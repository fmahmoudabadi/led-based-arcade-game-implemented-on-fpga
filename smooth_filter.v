==> flow/design.v <==
module add20bit_2sComp(
   input 		     [19:0]		A,
	input 		     [19:0]		B,
	input 		         		ci,
	output		     [19:0]		calculate_out
);
wire [19:0] s;
wire [19:0] co;
fa fa0(A[0],B[0],ci,s[0],co[0]);
fa fa1(A[1],B[1],co[0],s[1],co[1]);
fa fa2(A[2],B[2],co[1],s[2],co[2]);
fa fa3(A[3],B[3],co[2],s[3],co[3]);
fa fa4(A[4],B[4],co[3],s[4],co[4]);
fa fa5(A[5],B[5],co[4],s[5],co[5]);
fa fa6(A[6],B[6],co[5],s[6],co[6]);
fa fa7(A[7],B[7],co[6],s[7],co[7]);
fa fa8(A[8],B[8],co[7],s[8],co[8]);
fa fa9(A[9],B[9],co[8],s[9],co[9]);
fa fa10(A[10],B[10],co[9],s[10],co[10]);
fa fa11(A[11],B[11],co[10],s[11],co[11]);
fa fa12(A[12],B[12],co[11],s[12],co[12]);
fa fa13(A[13],B[13],co[12],s[13],co[13]);
fa fa14(A[14],B[14],co[13],s[14],co[14]);
fa fa15(A[15],B[15],co[14],s[15],co[15]);
fa fa16(A[16],B[16],co[15],s[16],co[16]);
fa fa17(A[17],B[17],co[16],s[17],co[17]);
fa fa18(A[18],B[18],co[17],s[18],co[18]);
fa fa19(A[19],B[19],co[18],s[19],co[19]);
assign calculate_out[19:0]=s;
endmodule 
module fa(
input a,input b,input ci, output s, output co
);
reg s_out,c_out;
always @(*)
begin
s_out=a^b^ci;
c_out=a&b|a&ci|b&ci;
end
assign s=s_out;
assign co=c_out;
endmodule
`timescale 1ns / 1ns
module smooth_filter(
input clk,
input reset,
input [15:0] in,
input [1:0] SW,
output [15:0] out
);
reg [18:0] count, count_c;
wire en;
always @(reset or count) begin
	if (reset == 1'b1 || count == 19'd499_999) begin
		count_c = 19'd000_000;
	end
	else begin
		count_c = count + 19'd000_001;
	end
end
assign en = (count == 19'd499_999);
reg [15:0] r1, r2, r3, r4, r5, r6, r7, r8, r9, r10, r11, r12, r13, r14, r15, r16;
always @ (posedge clk) begin
	count <= #1 count_c;
	if (en == 1'b1) begin
		r1 <= #1 in;
		r2 <= #1 r1;
		r3 <= #1 r2;
		r4 <= #1 r3;
		r5 <= #1 r4;
		r6 <= #1 r5;
		r7 <= #1 r6;
		r8 <= #1 r7;
		r9 <= #1 r8;
		r10 <= #1 r9;
		r11 <= #1 r10;
		r12 <= #1 r11;
		r13 <= #1 r12;
		r14 <= #1 r13;
		r15 <= #1 r14;
		r16 <= #1 r15;
	end
end
reg [19:0] sum;
wire [19:0] num1, num2, num3, num4, num5, num6, num7, num8;
wire [19:0] num9, num10, num11, num12, num13, num14, num15, num16;
wire ci=1'b0;
wire [19:0] calculate_out1, calculate_out2, calculate_out3, calculate_out4,
            calculate_out5, calculate_out6, calculate_out7, calculate_out8,
				calculate_out9, calculate_out10, calculate_out11, calculate_out12,
				calculate_out13, calculate_out14, calculate_out15;
assign num1 = {{4{r1[15]}},r1};
assign num2 = {{4{r2[15]}},r2};
assign num3 = {{4{r3[15]}},r3};
assign num4 = {{4{r4[15]}},r4};
assign num5 = {{4{r5[15]}},r5};
assign num6 = {{4{r6[15]}},r6};
assign num7 = {{4{r7[15]}},r7};
assign num8 = {{4{r8[15]}},r8};
assign num9 = {{4{r9[15]}},r9};
assign num10 = {{4{r10[15]}},r10};
assign num11 = {{4{r11[15]}},r11};
assign num12 = {{4{r12[15]}},r12};
assign num13 = {{4{r13[15]}},r13};
assign num14 = {{4{r14[15]}},r14};
assign num15 = {{4{r15[15]}},r15};
assign num16 = {{4{r16[15]}},r16};
always @(*) begin
	sum = num1;
	case (SW[1:0]) 
	2'b00:begin 
		sum = num1;
	end
	2'b01:begin
		sum = calculate_out1;
		sum = sum >> 1; 
	end
	2'b10:begin
		sum = calculate_out3;
		sum = sum >> 2;  
	end
	2'b11:begin
		sum = calculate_out15;
		sum = sum >> 4;  
	end
	endcase 
end
assign out = sum[15:0];
add20bit_2sComp my_adder1 (.A(num1),.B(num2),.ci(ci),.calculate_out(calculate_out1));
add20bit_2sComp my_adder2 (.A(calculate_out1),.B(num3),.ci(ci),.calculate_out(calculate_out2));
add20bit_2sComp my_adder3(.A(calculate_out2),.B(num4),.ci(ci),.calculate_out(calculate_out3));
add20bit_2sComp my_adder4(.A(calculate_out3),.B(num5),.ci(ci),.calculate_out(calculate_out4));
add20bit_2sComp my_adder5 (.A(calculate_out4),.B(num6),.ci(ci),.calculate_out(calculate_out5));
add20bit_2sComp my_adder6(.A(calculate_out5),.B(num7),.ci(ci),.calculate_out(calculate_out6));
add20bit_2sComp my_adder7(.A(calculate_out6),.B(num8),.ci(ci),.calculate_out(calculate_out7));
add20bit_2sComp my_adder8 (.A(calculate_out7),.B(num9),.ci(ci),.calculate_out(calculate_out8));
add20bit_2sComp my_adder9(.A(calculate_out8),.B(num10),.ci(ci),.calculate_out(calculate_out9));
add20bit_2sComp my_adder10(.A(calculate_out9),.B(num11),.ci(ci),.calculate_out(calculate_out10));
add20bit_2sComp my_adder11(.A(calculate_out10),.B(num12),.ci(ci),.calculate_out(calculate_out11));
add20bit_2sComp my_adder12(.A(calculate_out11),.B(num13),.ci(ci),.calculate_out(calculate_out12));
add20bit_2sComp my_adder13(.A(calculate_out12),.B(num14),.ci(ci),.calculate_out(calculate_out13));
add20bit_2sComp my_adder14(.A(calculate_out13),.B(num15),.ci(ci),.calculate_out(calculate_out14));
add20bit_2sComp my_adder15(.A(calculate_out14),.B(num16),.ci(ci),.calculate_out(calculate_out15));
endmodule 
From RTL to reports: smooth_filter
What the tools print for smooth_filter, step after step.
Line numbers count from 1 in the design file above.
Library cell names are shortened.
Not given: --
Design
  top: smooth_filter
  clock input: clk
  library: sky130hd
  library corner: tt_025C_1v80

Elaborated design
Source: Yosys, flattened and elaborated, memories not mapped. Widths are those after wreduce; folded enables and synchronous resets count as part of the registers. Registers that Yosys merges into a memory's read port (data or address) are not register bits. Print and check cells do not count. Equal cells are merged and count once.
Cells by class
  multiplexer cells: 1
  reduce/logical cells: 2
  add/subtract/negate cells: 1
  equality and inequality tests: 4
  bitwise gates (word level): 1936
Operators with widths (number)
  AND 1 bit: 822
  XOR 1 bit: 574
  OR 1 bit: 540
  case mux 16 bit (select 4 bit): 1
  adder 19 x 1 -> 19 bit (second input constant): 1
  == test 19 bit (second input constant): 1
  == test 2 bit (second input constant): 2
  == test 2 x 1 -> 1 bit (second input constant): 1
  logical NOT 2 bit: 1
  logical OR 1 bit: 1
Word-level totals
  output and inout bits: 16
  register bits: 275
  elaborated cells: 1961

Logic depth
Depth = most cells in a row (Yosys ltp): at word level without a register or memory, in the mapped netlist without a sequential cell, where the memories' decode and read muxes count.
Logic depth
  depth after elaboration: 85
  ABC_AREA: 0
  depth in mapped cells: 44
  gate-level depth less buffers: 44

After synthesis
Yosys stat after the flow's synthesis: flattened, memories mapped to cells. It holds for the ABC_AREA given above (unset counts as 0); a run with the other value may have another netlist.
Mapped netlist
  flip-flops: 275
  standard cells after synthesis: 763
  mapped area: 0.0149931 sq mm
  area of sequential cells: 0.0080677 sq mm
Cell types (number)
  edfxtp_1: 256
  fa_1: 267
  dfxtp_1: 19
  mux4_2: 16
  inv_1: 86
  xnor2_1: 35
  ha_1: 15
  nor2_1: 25
  xnor3_1: 3
  xor2_1: 4
  and3_1: 5
  nand3_1: 5
  maj3_1: 2
  nor3_1: 4
  clkbuf_1: 5
  nor4b_1: 2
  nand2_1: 4
  nand4_1: 2
Not listed: further types 8, cells in them 8.
By module: a second synthesis without flattening, with its own total; a netlist apart from the flattened one above.
Second synthesis, totals
  cells (unflattened synthesis): 675
  area (unflattened synthesis): 0.0149518 sq mm
Rows give one instance, submodules left out.
Modules
  smooth_filter: cells 375, area 0.0089461 sq mm, seq. area 0.0080677 sq mm, times used 1
  fa: cells 1, area 0.00002 sq mm, seq. area 0 sq mm, times used 300
  add20bit_2sComp: cells 0, area 0 sq mm, seq. area 0 sq mm, times used 15

Path before layout
Source: OpenSTA report_checks on the synthesized netlist (no wires, ideal clock, input and output delay 20% of the period each), path of least setup slack; recovery checks are left aside. Register names are those of the netlist, which keeps one name where synthesis merged equal registers.
Timing after synthesis
  path type: register to register
  start point: register count[0]
  end point: register count[10]
  setup time: 128 ps
  required time: 30372 ps
  data arrival time: 27709 ps
  path delay: 27837 ps
  period: 30500 ps
  path buffers: 2
  driving pins on the path: 9
  path slack: 2664 ps
  synthesis period reached: 27836 ps
"path delay" = arrival - input delay + setup time.
"driving pins on the path": output pins that drive a net of the path, with the launching flip-flop's if there is one; two outputs of one cell count as two.
"synthesis period reached" = period - worst setup slack (recovery checks aside). The figure is calculated, with input and output delays left at 20% of the set period.
The rows between start and end are the longest chain of elaborated cells between them; the timing report does not say that the signal goes this way. Where chains are equally long, one stands for them.
A line is the first line of the expression or statement that the cell stems from. Yosys adds cells for indexed reads and writes and turns some case tables into memories.
Between the ends, after synthesis
  cell sequence: dfxtp_1 ha_1 and2_1 nand3_1 nor4_1 or2_2 clkbuf_1 clkbuf_1 nor2_1
  length of the longest elaborated chain: 2
  elaborated cells between the ends (all ways): 3
  those cells by class: 1 x add/sub; 1 x eq/ne; 1 x reduce/logical
RTL lines, path after synthesis
  start, declared: RTL line 51  | reg [18:0] count, count_c;
  start, assigned: RTL line 64  | count <= #1 count_c;
  == test 19 bit: RTL line 54  | if (reset == 1'b1 || count == 19'd499_999) begin
  logical OR 1 bit: RTL line 54
  end, assigned: RTL line 64
  end, declared: RTL line 51

Timing after layout
From the final timing report of run A: the path of least setup slack in the routed layout; clock arrival at registers is part of the times.
The report prints the path's times to 10 ps; the period is as set.
Timing post-layout
  path type: register to output
  start point: register r2[0]
  end point: output out[15]
  period: 18300 ps
  data arrival time: 17110 ps
  output delay: 3660 ps
  driving pins on the path: 42
  required time: 14640 ps
  path buffers: 1
  path slack: -2470 ps
The rows between start and end are the longest chain of elaborated cells between them; the timing report does not say that the signal goes this way. Where chains are equally long, one stands for them.
Between the ends, post-layout
  cell sequence: edfxtp_1 ha_2 inv_2 fa_2 fa_2 inv_2 fa_2 fa_2 fa_2 fa_2 fa_2 fa_2 fa_2 fa_2 fa_2 fa_2 fa_2 fa_2 [6 not listed] fa_2 fa_2 fa_2 fa_2 fa_2 fa_2 fa_2 fa_2 fa_2 fa_2 fa_1 fa_2 xnor2_2 xnor3_1 xnor3_1 xnor3_1 mux4_2 buf_6
  length of the longest elaborated chain: 85
  elaborated cells between the ends (all ways): 1877
  those cells by class: 1 x mux; 1876 x logic
RTL lines, path post-layout
  start, declared: RTL line 62  | reg [15:0] r1, r2, r3, r4, r5, r6, r7, r8, r9, r10, r11, r12, r13, r14, r15, r16;
  start, assigned: RTL line 67  | r2 <= #1 r1;
  AND 1 bit x2: RTL line 38  | c_out=a&b|a&ci|b&ci;
  OR 1 bit x2: RTL line 38
  AND 1 bit: RTL line 38
  OR 1 bit x2: RTL line 38
  AND 1 bit: RTL line 38
  OR 1 bit x2: RTL line 38
  AND 1 bit: RTL line 38
  [36 not listed]
  OR 1 bit x2: RTL line 38
  AND 1 bit: RTL line 38
  OR 1 bit x2: RTL line 38
  AND 1 bit: RTL line 38
  OR 1 bit x2: RTL line 38
  XOR 1 bit x29: RTL line 37  | s_out=a^b^ci;
  case mux 16 bit (select 4 bit): RTL line 110  | case (SW[1:0])
  end, declared: RTL line 49  | output [15:0] out

Wiki page: smooth_filter / flow data

Below are 2 stored runs of the flow (Yosys, OpenROAD; platform sky130hd) on smooth_filter, each with its settings and what was measured, unordered. Constraints: input delay and output delay 20% of the set period each, output load 0.01 pF.
"achieved clock period" = clock period - worst setup slack. The figure is calculated, with input and output delays left at 20% of the set period.
"worst setup path time" means the part of the period allowed to the worst setup path (the constraints hold back 20% at inputs and 20% at outputs) less its slack; where the path has registers, the arrival times of their clocks count too.
"worst setup path time" is given in steps of 10 ps.
[run A] settings: period_ns=18.3, CORE_UTILIZATION=61, SETUP_SLACK_MARGIN=4.74, PLACE_DENSITY_LB_ADDON=0.27, GPL_TIMING_DRIVEN=1, CTS_CLUSTER_DIAMETER=172, CAP_MARGIN=20, SLEW_MARGIN=20, CORE_MARGIN=2
[run A] result: chip area after synthesis (Yosys) 0.0149931 sq mm, die area 0.0258486 sq mm, utilization 71.8 %, worst setup slack after layout -2466 ps, total negative slack -7250 ps, worst hold slack 448 ps, achieved clock period 20766 ps, worst setup path time 17110 ps, worst setup path kind register to output
[run B] settings: period_ns=21.2, CORE_UTILIZATION=45, PLACE_DENSITY=0.76, CELL_PAD_IN_SITES_GLOBAL_PLACEMENT=1, ABC_AREA=1, CAP_MARGIN=5, SLEW_MARGIN=0, CORE_MARGIN=2
[run B] result: chip area after synthesis (Yosys) 0.0152634 sq mm, die area 0.0354079 sq mm, utilization 53.3 %, worst setup slack after layout 315 ps, total negative slack 0 ps, worst hold slack 447 ps, achieved clock period 20885 ps, worst setup path time 16650 ps, worst setup path kind register to output
